==> flow/design.v <==
module RX_div (clk,rst,bd_rate,clk_out);
input clk,rst;
input [1:0 ]bd_rate;
output clk_out;
reg [10:0] RQ1200;  
reg  [9:0] RQ2400;  
reg  [8:0] RQ4800;  
reg  [7:0] RQ9600;  
    reg R9600;       
    reg R2400;      
    reg R4800;     
    reg R1200;     
   assign clk_out = (!rst) ? clk  
                   :(bd_rate == 2'b00)? R1200
                   :(bd_rate == 2'b01)? R2400
                   :(bd_rate == 2'b10)? R4800
                   : R9600 ;
always @ (posedge(clk))    
begin
    if ((rst == 1'b0) || (bd_rate != 2'b11)) begin  
        RQ9600  <= 8'b0; 
        R9600 <= 1'b1;
    end
    else begin
     if (RQ9600 == 8'd162) begin
     RQ9600  <= 8'b0; 
     R9600 <= ~R9600; 
        end 
        else begin
       RQ9600 <= RQ9600 + 8'd1;
        end
    end
end
always @ (posedge(clk))    
begin
    if ((rst == 1'b0) || (bd_rate != 2'b01)) begin  
        RQ2400  <= 10'b0; 
        R2400 <= 1'b1;
    end
    else begin
     if (RQ2400 == 10'd650) begin
     RQ2400  <= 10'b0; 
     R2400 <= ~R2400; 
        end 
        else begin
       RQ2400 <= RQ2400 + 10'd1;
        end
    end
end
always @ (posedge(clk))    
begin
    if ((rst == 1'b0) || (bd_rate != 2'b10)) begin  
        RQ4800  <= 9'b0; 
        R4800 <= 1'b1;
    end
    else begin
     if (RQ4800 == 9'd325) begin
     RQ4800  <= 9'b0; 
     R4800 <= ~R4800; 
        end 
        else begin
       RQ4800 <= RQ4800 + 9'd1;
        end
    end
end
always @ (posedge(clk))    
begin
    if ((rst == 1'b0) || (bd_rate != 2'b00)) begin  
        RQ1200  <= 11'b0; 
        R1200 <= 1'b1;
    end
    else begin
     if (RQ1200 == 11'd1301) begin
     RQ1200  <= 11'b0; 
     R1200 <= ~R1200; 
        end 
        else begin
       RQ1200 <= RQ1200 + 11'd1;
        end
    end
end
endmodule
### Tool chain data of RX_div

The steps from the RTL of RX_div to its reports follow in flow order.
Lines are those of the file above, counted from 1.
Library cell names are shortened.
Not given: --

| set-up | value |
|---|---|
| design top | RX_div |
| clock | clk |
| cell library | sky130hd |
| library corner | tt_025C_1v80 |

### After elaboration

Counts by Yosys on the flattened word-level netlist (proc, flatten, opt, wreduce; memories kept). Register bits leave out memories and registers merged into their read ports (data or address); mux counts leave out enables and synchronous resets folded into registers. Print and check cells are left out. Cells with the same type and inputs are merged into one.

| bit counts | value |
|---|---|
| bits in registers | 42 |
| input bits | 4 |
| output and inout port bits | 1 |
| elaborated cells | 40 |

| operators by class | value |
|---|---|
| $add $sub $neg | 4 |
| equal/unequal tests | 9 |
| mux-type cells | 4 |
| bitwise gates (word level) | 5 |
| reductions and logical operators | 10 |

Operators by type and width:

| operator | count |
|---|---|
| 11-bit by 1-bit adder with 11-bit output with constant B | 1 |
| 11-bit == test with constant B | 1 |
| 10-bit by 1-bit adder with 10-bit output with constant B | 1 |
| 10-bit == test with constant B | 1 |
| 9-bit by 1-bit adder with 9-bit output with constant B | 1 |
| 9-bit == test with constant B | 1 |
| 2-bit OR reduction | 4 |
| 8-bit by 1-bit adder with 8-bit output with constant B | 1 |
| 8-bit == test with constant B | 1 |
| 1-bit NOT | 5 |
| 1-bit logical OR | 4 |
| 2-bit inequality test with constant B | 2 |
| 1-bit 2-to-1 mux | 4 |
| 2-bit by 1-bit == test with 1-bit output with constant B | 1 |
| 2-bit by 1-bit inequality test with 1-bit output with constant B | 1 |
| 2-bit == test with constant B | 1 |
| 2-bit zero test | 1 |
| 2-bit nonzero test | 1 |

### Depth

Depth = most cells in a row (Yosys ltp): at word level without a register or memory, in the mapped netlist without a sequential cell, where the memories' decode and read muxes count.

| logic depth | value |
|---|---|
| word-level depth | 5 |
| ABC_AREA | 0 |
| mapped depth | 6 |
| mapped depth without buffers | 5 |

### Netlist

The flow's flattened synthesis, as Yosys stat reports it; memories are mapped. The netlist is that of the ABC_AREA named above (0 if unset); the other value can give another one.
Totals and module areas in this step are rounded.

Cell types:

| type | count | area in all (µm²) |
|---|---|---|
| dfxtp_1 | 42 | 840.806 |
| ha_1 | 8 | 100.096 |
| or3_1 | 16 | 100.096 |
| nand3_1 | 19 | 95.091 |
| a21oi_1 | 17 | 85.082 |
| o21ai_0 | 16 | 80.077 |
| nor2_1 | 20 | 75.072 |
| xnor2_1 | 6 | 52.55 |
| xor2_1 | 6 | 52.55 |
| nand4bb_1 | 4 | 45.043 |
| o31ai_1 | 6 | 45.043 |
| or4_1 | 6 | 45.043 |
| nand2_1 | 8 | 30.029 |
| inv_1 | 7 | 26.275 |
| nand4_1 | 4 | 25.024 |
| mux4_2 | 1 | 22.522 |
| o31ai_4 | 1 | 21.27 |
| and3b_1 | 2 | 17.517 |

Not listed: further types 12, cells in them 14.

| mapped netlist | value |
|---|---|
| mapped cells | 203 |
| mapped area | 1881 µm² |
| mapped flip-flops | 42 |
| buffers | 1 |

--- measured runs ---
Design RX_div on sky130hd. What follows are 2 stored runs of the flow, each under its own settings; their order means nothing. The constraints put input and output delay at 20% of the set period each and load the outputs with 0.01 pF.
"clock period reached" means the clock period less the worst setup slack. The figure is calculated, with input and output delays left at 20% of the set period.
By "worst path time" is meant the share of the clock period that the worst setup path is allowed (20% is reserved at inputs, 20% at outputs), minus its slack. Clock arrival times at its registers enter into it.
By "total power of the final layout" is meant OpenSTA's value without simulated activity: inputs other than the clock are taken to toggle once in ten clock periods, and the tool carries that through the logic.
Results are given in rounded form.

#### Stored run 1

| setting | value |
|---|---|
| period_ns | `1.17` |
| CORE_UTILIZATION | `44` |
| SETUP_SLACK_MARGIN | `0.14` |
| PLACE_DENSITY_LB_ADDON | `0.09` |
| HOLD_SLACK_MARGIN | `0.29` |
| CORE_ASPECT_RATIO | `1.08` |
| CORE_MARGIN | `5` |
| CELL_PAD_IN_SITES_DETAIL_PLACEMENT | `0` |
| GPL_ROUTABILITY_DRIVEN | `1` |
| CTS_CLUSTER_SIZE | `50` |
| MIN_ROUTING_LAYER | `met2` |
| CAP_MARGIN | `20` |
| SLEW_MARGIN | `20` |

| result | value |
|---|---|
| clock period reached | 1.809 ns |
| post-route worst hold slack | 0.428 ns |
| setup slack of the worst path | -0.639 ns |
| standard-cell area after routing | 2895 µm² |
| worst path time | 1.58 ns |
| critical path type | register to output |
| synthesis area | 1881 µm² |
| sum of negative setup slack | -7.304 ns |
| utilization of the finished layout | 70.9 % |
| overall die area | 5682 µm² |
| total power of the final layout | 0.003026 W |

#### Stored run 2

| setting | value |
|---|---|
| period_ns | `2.77` |
| CAP_MARGIN | `20` |
| CORE_MARGIN | `2` |
| CORE_UTILIZATION | `40` |
| SLEW_MARGIN | `20` |

| result | value |
|---|---|
| setup slack of the worst path | 0.065 ns |
| standard-cell area after routing | 2121 µm² |
| post-route worst hold slack | 0.482 ns |
| sum of negative setup slack | 0.000 ns |
| total power of the final layout | 0.001181 W |
| utilization of the finished layout | 47.7 % |
| overall die area | 5266 µm² |
| synthesis area | 1881 µm² |
--- end ---
