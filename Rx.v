==> flow/design.v <==
module UART_RX(clk,rst,data_in,d_num,s_num,par,available,Buffer_out,error);
  input clk;    
  input rst;
  input data_in;    
  input d_num; 
  input s_num;
  input [1:0] par;
  output available;
  output reg [7:0]Buffer_out;
  output reg error;
  reg [3:0]  state;
  reg [3:0]  samp_count;  
  reg [15:0] samp_buffer;  
  reg [7:0]  data_out;
  wire MajorOUT;  
     parameter idle   = 4'd0;
     parameter check  = 4'd1;
     parameter start  = 4'd2;
     parameter parity = 4'd11;
     parameter stop1  = 4'd12;
     parameter stop2  = 4'd13;
  assign MajorOUT = major(samp_buffer,state);
  assign available = (state == idle || (state == stop1 && samp_count != 1'd1) || state == stop2 || state == check)? 1'b1 : 1'b0 ;
  always@(posedge clk)
  begin
       if (~rst)
     begin  
        state     <= idle;
        data_out   <= 8'd0;
        samp_count  <=  4'd0;
        samp_buffer  <= 16'd0;
        Buffer_out    <= 8'd0;
        error          <=  1'd0;
     end  
     else 
       begin  
       case(state)
       idle : begin
                if(data_in) begin
                  state <= idle;  
                end else begin 
                     Sample;
                     state <= check;
                end  
              end  
      check : begin 
               if(samp_count == 4'd0) begin 
                 if (MajorOUT) begin
                  state <= idle;
                  end else begin
                  Sample; 
                  state <= start;
                 end
               end else begin  
                 Sample; 
             end
            end  
      start : begin 
         Sample; 
               if(samp_count == 4'd0) begin 
                 if (MajorOUT)
                  state <= idle;
                else
                  state <= state + 1;  
               end  
            end  
        4'd3 , 4'd4 ,4'd5 , 4'd6 ,4'd7 , 4'd8 : begin  
          Sample;
           if(samp_count == 4'd0) begin
                 state <= state + 1;
                 DataOutShift;  
            end
          end 
       4'd9 : begin 
                  Sample; 
                   if(samp_count == 4'd0)
                   begin
                      DataOutShift;  
                     if(d_num)
                       begin
                         state     <= 4'd10;
                       end else  
                        begin
                          if(par == 2'b00 || par == 2'b11 )
                             begin   
                               state <= stop1;
                               error <= 1'b0;  
                             end
                          else
                              begin
                               state <= parity;
                              end  
                        end  
                    end  
             end  
       4'd10  : begin
                  Sample; 
                   if(samp_count == 4'd0)
                   begin
                      DataOutShift;  
                        if(par == 2'b00 || par == 2'b11 )
                             begin   
                               state <= stop1;
                               error <= 1'b0;  
                             end
                          else
                              begin
                               state <= parity;
                              end  
                   end  
                 end  
       parity :  begin
                  Sample;
                  if (par == 2'b01)
                  begin   
                     if(samp_count == 4'd0) begin
                        if(MajorOUT == parityCheck(data_out,d_num))
                          begin
                            error      <= 1'b0;
                            state      <= stop1;
                          end
                        else
                          begin 
                            error <= 1'b1;
                            state <= stop1;
                          end
                 end  
                      end  
               else if (par==2'b10)
                      begin    
                   if(samp_count == 4'd0) begin
                        if(MajorOUT == parityCheck(~data_out,d_num))
                          begin
                            error <= 1'b0;
                            state <= stop1;
                          end
                        else
                          begin 
                            error <= 1'b1;
                            state <= stop1;
                          end
                 end  
                      end  
                    end  
        stop1: begin 
               Buffer_out <= d_num ? data_out : {1'b0 , data_out[7:1]};        
               if(s_num)  
                begin
                  if(samp_count == 4'd0)
                    begin
                      if(data_in)
                        begin
                          state <= idle;
                        end  
                      else begin
                        Sample;
                        state <= check;
                      end  
                    end  
                  else begin
                    Sample;
                  end  
                end  
              else  
                begin
                  state <= stop2;
                end  
              end  
        stop2 : begin
                 Sample;
                  if(samp_count == 4'd0)
                    begin
                      if(data_in)
                        begin
                          state <= idle;
                        end  
                      else begin
                        Sample;
                        state <= check;
                      end  
                    end  
                    else begin
                    Sample;
                  end  
                end  
         endcase
       end 
  end
  task DataOutShift;
   begin data_out <= ( data_out >> 1  ) | {MajorOUT,7'd0} ; end 
endtask
  task Sample;
    begin
      if ((state == check || state == start) && (samp_count == 4'd7))
        samp_count <= 4'd0;
      else
        samp_count <= samp_count + 1;
        samp_buffer <= (samp_buffer << 1) | {15'd0,data_in} ;
    end
  endtask
function parityCheck ;
   input [7:0] a;
   input data_num;
   begin  
   if (data_num)
   begin   
   parityCheck = a[0] ^ a[1] ^ a[2] ^ a[3] ^ a[4] ^ a[5] ^ a[6] ^ a[7]; 
   end  
   else
   begin  
   parityCheck = a[0] ^ a[1] ^ a[2] ^ a[3] ^ a[4] ^ a[5] ^ a[6];
   end  
   end  
   endfunction 
function  major;
input [15:0]a;
input [3:0]stat;
integer count,i;
begin
count = 0 ; i = 0;
  case(stat) 
 4'd0 , 4'd1 : begin
     for (i=0; i<8; i=i+1)
        begin
          if (a[i]) begin count = count + 1;end
        end
  major = count > 3 ? 1 : 0;
end
default: begin
     for (i=0; i<16; i=i+1)
        begin
          if (a[i]) begin count = count + 1;end
        end
major = count > 7 ? 1 : 0;
 end
endcase
end
endfunction
endmodule
Step by step through the tools: UART_RX
The steps from the RTL of UART_RX to its reports follow in flow order.
Line numbers count from 1 in the design file above.
Library cell names are shortened.
A cell with -- has no value.

set-up
  top = UART_RX
  clock = clk
  standard-cell library = sky130hd
  library corner = tt_025C_1v80

Elaborated design
Counts by Yosys on the flattened word-level netlist (proc, flatten, opt, wreduce; memories kept). Register bits leave out memories and registers merged into their read ports (data or address). Print and check cells are left out. Cells with the same type and inputs are merged into one.

storage and ports
  register bits after elaboration = 41
  bits of input ports = 7
  output and inout port bits = 10
  word-level cells = 208

operators by class
  add/sub/neg operators = 24
  magnitude comparators = 2
  eq/ne operators = 31
  multiplexer cells = 105
  bitwise logic cells = 17
  reductions and logical operators = 23

operator list
  operator                                                        number
  32-bit 2-to-1 mux                                               46
  32-bit by 2-bit adder with 32-bit output with constant B        22
  16-bit 2-to-1 mux                                               5
  4-bit 2-to-1 mux                                                17
  16-bit parallel mux with 4-bit select                           1
  4-bit parallel mux with 9-bit select                            1
  32-bit by 3-bit > comparator with 1-bit output with constant B  1
  32-bit by 4-bit > comparator with 1-bit output with constant B  1
  1-bit 2-to-1 mux                                                27
  4-bit equality test with constant B                             6
  8-bit 2-to-1 mux                                                3
  4-bit by 3-bit equality test with 1-bit output with constant B  5
  16-bit by 1-bit OR with 16-bit output                           1
  2-bit inequality test with constant B                           8
  4-bit parallel mux with 4-bit select                            1
  1-bit XOR                                                       14
  11-bit OR reduction                                             1
  9-bit nonzero test                                              1
  4-bit by 1-bit adder with 4-bit output with constant B          2
  4-bit by 2-bit equality test with 1-bit output with constant B  2
  4-bit zero test                                                 2
  7-bit by 8-bit OR with 8-bit output                             1
  8-bit NOT                                                       1
  8-bit OR reduction                                              1
  7-bit AND reduction                                             1
  3-bit inequality test with constant B                           2
  3-bit AND reduction                                             2
  3-bit nonzero test                                              2

Other operator kinds: 17; their cells: 25.

Depth
Depth = most cells in a row (Yosys ltp): at word level without a register or memory, in the mapped netlist without a sequential cell, where the memories' decode and read muxes count.

logic depth
  word-level depth = 57
  ABC_AREA = 0
  gate-level depth with buffers = 49
  gate-level depth less buffers = 49

Mapped cells and area
Yosys stat after the flow's synthesis: flattened, memories mapped to cells. It holds for the ABC_AREA given above (unset counts as 0); a run with the other value may have another netlist.
Totals and module areas in this step are rounded.

cells by type
  type      number  area in all (sq um)
  dfxtp_1   41      820.787
  ha_1      24      300.288
  nand2_1   59      221.462
  xnor2_1   25      218.96
  mux2i_1   20      200.192
  o21ai_0   33      165.158
  nor2_1    42      157.651
  nor2b_1   24      150.144
  a21oi_1   22      110.106
  nand3_1   20      100.096
  clkbuf_1  25      93.84
  xnor3_1   4       90.086
  o211a_1   8       80.077
  xor2_1    9       78.826
  a22oi_1   10      75.072
  a21boi_0  9       67.565
  inv_1     16      60.058
  nor3_1    12      60.058

Other cell types: 63; their cells: 133.

mapped netlist
  mapped cells = 536
  cell area after synthesis = 0.00417 sq mm
  sequential area = 0.000821 sq mm
  flip-flops = 41
  buffer cells = 32

Timing after synthesis
Path of least setup slack by OpenSTA after synthesis, without wires, with an ideal clock, recovery checks aside; 20% of the period is set as input and as output delay. Where synthesis merged equal registers, the netlist keeps one of their names.

timing path post-synthesis
  path kind = register -> register
  start point = reg samp_buffer[1]
  end point = reg data_out[7]
  clock period = 19.3 ns
  setup time = 0.116 ns
  time at the first pin = 0.000 ns
  arrival time = 8.899 ns
  data required time = 19.184 ns
  path slack = 10.285 ns
  path delay = 9.015 ns
  driving pins on the path = 50
  path buffers = 1
  synthesis period reached = 9.015 ns

"path delay" = arrival - input delay + setup time.
"driving pins on the path": output pins that drive a net of the path, with the launching flip-flop's if there is one; two outputs of one cell count as two.
"synthesis period reached" = period - worst setup slack (recovery checks aside). The figure is calculated, with input and output delays left at 20% of the set period.
Between the ends stands the longest chain of elaborated cells between them, by number of cells; it is not shown to be the way that was timed. Of several equally long chains one is given.
Each line given opens the expression or statement behind the cell; cells for indexed reads and writes are added by Yosys, which also makes memories of some case tables.

between the ends, post-synthesis
  cells stage by stage = dfxtp_1 > inv_1 > ha_1 > buf_2 > xnor3_1 > inv_1 > ha_1 > nand2b_1 > o41ai_1 > nor2_1 > ha_1 > nand2_1 > o31ai_1 > ha_1 > nand2_1 > o21ai_0 > nor2_1 > inv_1 > [14 not listed] > ha_1 > nand2_1 > o21ai_0 > a31o_2 > ha_1 > mux2_2 > ha_1 > mux2_2 > ha_1 > nand3_1 > or2_1 > mux2i_1 > or3_1 > a211oi_2 > nand3_1 > a221oi_2 > nor2_1 > a41o_1
  length of the longest elaborated chain = 50
  elaborated cells on any way between the ends = 72
  classes of those cells = add/sub (20); compare (2); mux (49); logic (1)

RTL lines, path post-synthesis
  item                                            RTL line  text
  start, declared                                 13        reg [15:0] samp_buffer;
  start, assigned                                 31        samp_buffer  <= 16'd0;
  32-bit 2-to-1 mux                               232       if (a[i]) begin count = count + 1;end
  32-bit 2-to-1 mux                               221       case(stat)
  32-bit by 2-bit adder with 32-bit output        232
  32-bit 2-to-1 mux                               232
  32-bit 2-to-1 mux                               221
  32-bit by 2-bit adder with 32-bit output        232
  32-bit 2-to-1 mux                               232
  [36 not listed]                                 --
  32-bit 2-to-1 mux                               221
  32-bit by 4-bit > comparator with 1-bit output  234       major = count > 7 ? 1 : 0;
  1-bit 2-to-1 mux                                234
  1-bit 2-to-1 mux                                221
  7-bit by 8-bit OR with 8-bit output             190       begin data_out <= ( data_out >> 1  ) | {MajorOUT,7'd0} ; end
  8-bit 2-to-1 mux                                69        if(samp_count == 4'd0) begin
  8-bit 2-to-1 mux                                37        case(state)
  end, assigned                                   29        data_out   <= 8'd0;
  end, declared                                   14        reg [7:0]  data_out;

Timing after layout
From the final timing report of run 1: the path of least setup slack in the routed layout; clock arrival at registers is part of the times.

timing path post-layout
  path kind = register -> register
  start point = reg samp_buffer[1]
  end point = reg data_out[7]
  clock period = 7.05 ns
  setup time = 0.10 ns
  time at the first pin = 0.29 ns
  arrival time = 8.61 ns
  data required time = 7.24 ns
  path slack = -1.37 ns
  driving pins on the path = 52
  path buffers = 5

Between the ends stands the longest chain of elaborated cells between them, by number of cells; it is not shown to be the way that was timed. Of several equally long chains one is given.

between the ends, post-layout
  cells stage by stage = dfxtp_4 > inv_4 > ha_4 > mux2i_4 > xor2_1 > a21oi_1 > ha_1 > nand2b_4 > o41ai_4 > nor2_2 > ha_4 > nand2_4 > buf_4 > buf_4 > buf_4 > buf_4 > o21ai_2 > nor2_2 > [16 not listed] > nand2_1 > o21ai_1 > a31o_2 > ha_4 > mux2_4 > ha_4 > mux2_4 > ha_4 > nand3_2 > or2_1 > mux2i_4 > or3_4 > a211oi_4 > nand3_1 > a221oi_2 > buf_4 > nor2_2 > a41o_1
  length of the longest elaborated chain = 50
  elaborated cells on any way between the ends = 72
  classes of those cells = add/sub (20); compare (2); mux (49); logic (1)

RTL lines, path post-layout
  item                                            RTL line  text
  start, declared                                 13        reg [15:0] samp_buffer;
  start, assigned                                 31        samp_buffer  <= 16'd0;
  32-bit 2-to-1 mux                               232       if (a[i]) begin count = count + 1;end
  32-bit 2-to-1 mux                               221       case(stat)
  32-bit by 2-bit adder with 32-bit output        232
  32-bit 2-to-1 mux                               232
  32-bit 2-to-1 mux                               221
  32-bit by 2-bit adder with 32-bit output        232
  32-bit 2-to-1 mux                               232
  [36 not listed]                                 --
  32-bit 2-to-1 mux                               221
  32-bit by 4-bit > comparator with 1-bit output  234       major = count > 7 ? 1 : 0;
  1-bit 2-to-1 mux                                234
  1-bit 2-to-1 mux                                221
  7-bit by 8-bit OR with 8-bit output             190       begin data_out <= ( data_out >> 1  ) | {MajorOUT,7'd0} ; end
  8-bit 2-to-1 mux                                69        if(samp_count == 4'd0) begin
  8-bit 2-to-1 mux                                37        case(state)
  end, assigned                                   29        data_out   <= 8'd0;
  end, declared                                   14        reg [7:0]  data_out;

Hand-over note for UART_RX

Below are 2 stored runs of the flow (Yosys, OpenROAD; platform sky130hd) on UART_RX, each with its settings and what was measured, unordered. Constraints: input delay and output delay 20% of the set period each, output load 0.01 pF.
"clock period reached": clock period set for the run, less the worst setup slack. It is reckoned from that one timing run; input and output delays stay at 20% of the period that was set.
Values from the reports are rounded here.
Settings: . = not set for that run.
A result given as . is not shown for that run.

setting or result                          run 1    run 2
period_ns                                  7.05     7.46
CORE_UTILIZATION                           30       43
PLACE_DENSITY_LB_ADDON                     0.11     0.28
CORE_ASPECT_RATIO                          0.7      1.24
CORE_MARGIN                                2        2
MIN_ROUTING_LAYER                          met2     met1
CAP_MARGIN                                 20       20
SLEW_MARGIN                                20       20
CELL_PAD_IN_SITES_GLOBAL_PLACEMENT         .        2
CELL_PAD_IN_SITES_DETAIL_PLACEMENT         .        2
ABC_AREA                                   .        1
GPL_ROUTABILITY_DRIVEN                     .        1
CTS_CLUSTER_SIZE                           .        10
overall die area (sq mm)                   0.0149   .
worst hold slack (ns)                      0.487    .
mapped cell area after synthesis (sq mm)   0.00417  .
clock period reached (ns)                  8.423    .
total negative slack on setup checks (ns)  -5.38    .
utilization                                0.412    .
worst slack on setup checks (ns)           -1.37    .

Run 2: no results, placement failed with DPL-0033

End of note.
